==> flow/design.v <==
module BASE_ADDR_INTERFACE
(
    input   wire            clk,
    input   wire            rst_n,
    inout   wire[31:0]      data_io,
    input   wire            cs_en,
    input   wire            wt_en,
    input   wire            rd_en,
    input   wire[3:0]       addr_in,
    input   wire            stack_inc_en,
    input   wire            stack_dec_en,
    output  wire[31:0]      base_prog_addr,
    output  wire[31:0]      base_ram_addr,
    output  wire[31:0]      stack_addr
);
    wire[31:0]  wdata;
    wire[31:0]  rdata;
    assign wdata = wt_en && cs_en ? data_io : 32'dz;
    assign data_io = cs_en ? (wt_en ? 32'dz : rdata) : 32'dz;
    assign addr = cs_en ? addr_in : 4'b1111;
    wire wrx = cs_en ? wt_en : 1'b0;
    reg[31:0] data[2:0];
    initial begin
        data[0] <= 32'd0;
        data[1] <= 32'd0;
        data[2] <= 32'h1C00;
    end
    assign base_prog_addr = data[0];
    assign base_ram_addr  = data[1];
    assign stack_addr     = data[2];
    assign rdata = data[addr_in];
    integer i;
    always @(posedge clk, negedge rst_n) begin
        if (!rst_n) begin
            data[0] <= 32'd0;
            data[1] <= 32'd0;
            data[2] <= 32'h1C00;
        end
        else if (wrx) begin
            for(i = 0; i < 3; i = i + 1) begin
                if (i == addr_in) data[i] <= wdata;
                else data[i] <= data[i];
            end
        end
        else if (stack_inc_en)  begin
            data[0] <= data[0];
            data[1] <= data[1];
            data[2] <= data[2] + 1'b1;
        end
        else if (stack_dec_en)  begin
            data[0] <= data[0];
            data[1] <= data[1];
            data[2] <= data[2] - 1'b1;
        end
        else begin
            for(i = 0; i < 3; i = i + 1) begin
                data[i] <= data[i];
            end
        end
    end
endmodule
# Step by step through the tools: BASE_ADDR_INTERFACE
# What the tools print for BASE_ADDR_INTERFACE, step after step.
# Line numbers count from 1 in the design file above.
# The mark -- stands for no value.
# inputs
design	BASE_ADDR_INTERFACE
clock_port	clk
cell_library	sky130hd
lib_corner	tt_025C_1v80

# Elaborated design
# Yosys after proc, flatten, opt, wreduce and memory -nomap, before mapping. Print and check cells are not counted. Equal cells are merged and count once.
# classes
addsub	2
eq_ne	5
mux	9
n_reduce_logical	7
# op_table
operator	n
32-bit two-way mux	7
32-bit case mux with 3-bit select	1
32-bit by 1-bit adder with 32-bit output with constant B	1
32-bit by 1-bit subtractor with 32-bit output with constant B	1
2-bit AND reduction	3
1-bit by 4-bit equality test with 1-bit output with constant A	1
2-bit by 4-bit equality test with 1-bit output with constant A	1
4-bit logical NOT	1
3-bit nonzero test	1
2-bit by 1-bit equality test with 1-bit output with constant B	1
2-bit by 1-bit inequality test with 1-bit output with constant B	1
2-bit equality test with constant B	1
2-bit logical NOT	1
1-bit logical AND	1
1-bit two-way mux	1
# bits
ff_bits	96
input_bits	11
out_inout_bits	128

# Longest topological paths
# Depth = most cells in a row (Yosys ltp): at word level without a register or memory, in the mapped netlist without a sequential cell, where the memories' decode and read muxes count.
# logic_depth
word_depth	7
abc_area	0
mapped_depth	13
mapped_depth_nobuf	11

# After synthesis
# Yosys stat after the flow's synthesis: flattened, memories mapped to cells. It holds for the ABC_AREA given above (unset counts as 0); a run with the other value may have another netlist.
# The area totals of this step are shown rounded.
# mapped
stdcells	749
area_mm2	0.0061
seqArea_mm2	0.0024
ff_cells	96
buf_cells	43
# types
type	n
sky130_fd_sc_hd__dfrtp_1	93
sky130_fd_sc_hd__nand2_1	117
sky130_fd_sc_hd__ha_1	33
sky130_fd_sc_hd__a21o_1	43
sky130_fd_sc_hd__o21ai_1	62
sky130_fd_sc_hd__a22oi_1	40
sky130_fd_sc_hd__a21oi_1	53
sky130_fd_sc_hd__o21ai_0	51
sky130_fd_sc_hd__nor2_1	54
sky130_fd_sc_hd__xnor2_1	21
sky130_fd_sc_hd__inv_1	42
sky130_fd_sc_hd__clkbuf_1	41
sky130_fd_sc_hd__dfstp_2	3
sky130_fd_sc_hd__xor2_1	7
sky130_fd_sc_hd__nor3_1	8
sky130_fd_sc_hd__a211oi_1	5
sky130_fd_sc_hd__o21a_1	5
sky130_fd_sc_hd__a31oi_1	5
# Other cell types: 37; their cells: 66.

# Path before layout
# Path of least setup slack by OpenSTA after synthesis, without wires, with an ideal clock, recovery checks aside; 20% of the period is set as input and as output delay. Where synthesis merged equal registers, the netlist keeps one of their names.
# synth_path
path_type	input port to flip-flop
start	input port stack_inc_en
end	register data[2][31]
clock_period_ns	5.61
setup_time_ns	0.120
t_first_pin_ns	1.122
t_arrival_ns	4.047
t_required_ns	5.490
path_slack_ns	1.443
path_delay_ns	3.045
path_stages	11
n_path_buf	1
synth_period_reached_ns	4.167
# "path_delay_ns" = arrival - input delay + setup time.
# "path_stages" counts driving pins, that of a launching flip-flop among them; a cell with two outputs on the path counts twice.
# "synth_period_reached_ns" = period - worst setup slack (recovery checks aside). The figure is calculated, with input and output delays left at 20% of the set period.
# The rows between start and end are the longest chain of elaborated cells between them; the timing report does not say that the signal goes this way. Where chains are equally long, one stands for them.
# Each line given opens the expression or statement behind the cell; cells for indexed reads and writes are added by Yosys, which also makes memories of some case tables.
# A register here has more assigning lines than the two given.
# synth_between
cell_sequence	sky130_fd_sc_hd__buf_2 sky130_fd_sc_hd__inv_1 sky130_fd_sc_hd__ha_1 sky130_fd_sc_hd__a21o_1 sky130_fd_sc_hd__a21o_1 sky130_fd_sc_hd__a221o_1 sky130_fd_sc_hd__a31o_4 sky130_fd_sc_hd__a211oi_4 sky130_fd_sc_hd__nor4_1 sky130_fd_sc_hd__or4_1 sky130_fd_sc_hd__a31o_1
elab_chain_len	2
cells_between	4
lines_between	2
cone_classes	2 x mux; 2 x reduce/logical
# synth_rtl
element	line	source
from (decl)	10	input   wire            stack_inc_en,
32-bit two-way mux	45	else if (stack_inc_en)  begin
32-bit two-way mux	39	else if (wrx) begin
to (assign)	41	if (i == addr_in) data[i] <= wdata;
to (assign)	42	else data[i] <= data[i];
to (decl)	22	reg[31:0] data[2:0];

# Timing after layout
# Path of least setup slack in the final report of run A (OpenROAD, finished layout, wires in). Where an end is a register, its clock arrival counts in the times.
# layout_path
path_type	input port to flip-flop
start	input port stack_inc_en
end	register data[2][31]
clock_period_ns	3.95
setup_time_ns	0.11
t_first_pin_ns	0.79
t_arrival_ns	4.02
t_required_ns	4.19
path_slack_ns	0.17
path_stages	12
n_path_buf	2
# The rows between start and end are the longest chain of elaborated cells between them; the timing report does not say that the signal goes this way. Where chains are equally long, one stands for them.
# A register here has more assigning lines than the two given.
# layout_between
cell_sequence	sky130_fd_sc_hd__clkdlybuf4s50_1 sky130_fd_sc_hd__inv_1 sky130_fd_sc_hd__buf_4 sky130_fd_sc_hd__ha_1 sky130_fd_sc_hd__a21oi_1 sky130_fd_sc_hd__o21ai_0 sky130_fd_sc_hd__a221o_1 sky130_fd_sc_hd__a31o_4 sky130_fd_sc_hd__a211oi_4 sky130_fd_sc_hd__nor4_1 sky130_fd_sc_hd__or4_1 sky130_fd_sc_hd__a31o_1
elab_chain_len	2
cells_between	4
lines_between	2
cone_classes	2 x mux; 2 x reduce/logical
# layout_rtl
element	line	source
from (decl)	10	input   wire            stack_inc_en,
32-bit two-way mux	45	else if (stack_inc_en)  begin
32-bit two-way mux	39	else if (wrx) begin
to (assign)	41	if (i == addr_in) data[i] <= wdata;
to (assign)	42	else data[i] <= data[i];
to (decl)	22	reg[31:0] data[2:0];

## Implementation results

Design BASE_ADDR_INTERFACE on sky130hd. What follows are 2 stored runs of the flow, each under its own settings; their order means nothing. The constraints put input and output delay at 20% of the set period each and load the outputs with 0.01 pF.
"clock_period_reached_ns" = clock period - worst setup slack. The figure is calculated, with input and output delays left at 20% of the set period.
"worst_path_time_ns" means the part of the period allowed to the worst setup path (the constraints hold back 20% at inputs and 20% at outputs) less its slack; where the path has registers, the arrival times of their clocks count too.
"fin_power_mw" rests on the timing tool's default activity at the inputs, not on a simulated workload.
The results are shown rounded.

Run A, flow files:
==> flow/run.sh <==
#!/bin/bash
# the make line also repeats the synthesis and layout settings of config.mk as NAME=value (left out here)
make -C /OpenROAD-flow-scripts/flow DESIGN_CONFIG=/design/flow/config.mk WORK_HOME=/design/flow/orfs CLKGATE_MAP_FILE= finish
==> flow/config.mk <==
export PLATFORM = sky130hd
export DESIGN_NAME = BASE_ADDR_INTERFACE
export DESIGN_NICKNAME = BASE_ADDR_INTERFACE
export VERILOG_FILES = /design/flow/design.v
export SDC_FILE = /design/flow/constraint.sdc
export NUM_CORES = 4
export LEC_CHECK = 0
export ABC_AREA = 0
export CAP_MARGIN = 0
export CELL_PAD_IN_SITES_DETAIL_PLACEMENT = 0
export CELL_PAD_IN_SITES_GLOBAL_PLACEMENT = 0
export CORE_MARGIN = 7
export CORE_UTILIZATION = 24
export GPL_ROUTABILITY_DRIVEN = 0
export PLACE_DENSITY_LB_ADDON = 0.04
export SLEW_MARGIN = 20
==> flow/constraint.sdc <==
create_clock -name core_clock -period 3.95 [get_ports {clk}]
set_input_delay 0.7900 -clock core_clock [delete_from_list [all_inputs] [get_ports {clk}]]
set_output_delay 0.7900 -clock core_clock [all_outputs]
set_load 0.01 [all_outputs]

==> results of run A, as CSV <==
result,value
finish.utilization_pct,33
worst_path_time_ns,2.99
worst_setup_path_type,"input port to flip-flop"
design_die_area_mm2,0.03
timing.setup.tns_ns,0.000
yosys_chip_area_mm2,0.0061
clock_period_reached_ns,3.780
fin_ws_ns,0.17
post_route_stdcell_area_mm2,0.0083
fin_power_mw,6.1

Run B, flow files:
==> flow/run.sh <==
#!/bin/bash
# the make line also repeats the synthesis and layout settings of config.mk as NAME=value (left out here)
make -C /OpenROAD-flow-scripts/flow DESIGN_CONFIG=/design/flow/config.mk WORK_HOME=/design/flow/orfs CLKGATE_MAP_FILE= finish
==> flow/config.mk <==
export PLATFORM = sky130hd
export DESIGN_NAME = BASE_ADDR_INTERFACE
export DESIGN_NICKNAME = BASE_ADDR_INTERFACE
export VERILOG_FILES = /design/flow/design.v
export SDC_FILE = /design/flow/constraint.sdc
export NUM_CORES = 4
export LEC_CHECK = 0
export CAP_MARGIN = 20
export CELL_PAD_IN_SITES_DETAIL_PLACEMENT = 2
export CORE_MARGIN = 8
export CORE_UTILIZATION = 27
export CTS_CLUSTER_SIZE = 84
export GPL_ROUTABILITY_DRIVEN = 0
export GPL_TIMING_DRIVEN = 1
export MIN_ROUTING_LAYER = met1
export PLACE_DENSITY = 0.84
export SETUP_SLACK_MARGIN = -0.31
export SLEW_MARGIN = 35
export TNS_END_PERCENT = 15
==> flow/constraint.sdc <==
create_clock -name core_clock -period 5.12 [get_ports {clk}]
set_input_delay 1.0240 -clock core_clock [delete_from_list [all_inputs] [get_ports {clk}]]
set_output_delay 1.0240 -clock core_clock [all_outputs]
set_load 0.01 [all_outputs]

==> results of run B, as CSV <==
result,value
finish.utilization_pct,35
worst_path_time_ns,3.22
worst_setup_path_type,"input port to flip-flop"
design_die_area_mm2,0.028
timing.setup.tns_ns,0.000
yosys_chip_area_mm2,0.0061
clock_period_reached_ns,4.246
fin_ws_ns,0.87
post_route_stdcell_area_mm2,0.0079
fin_power_mw,4.8
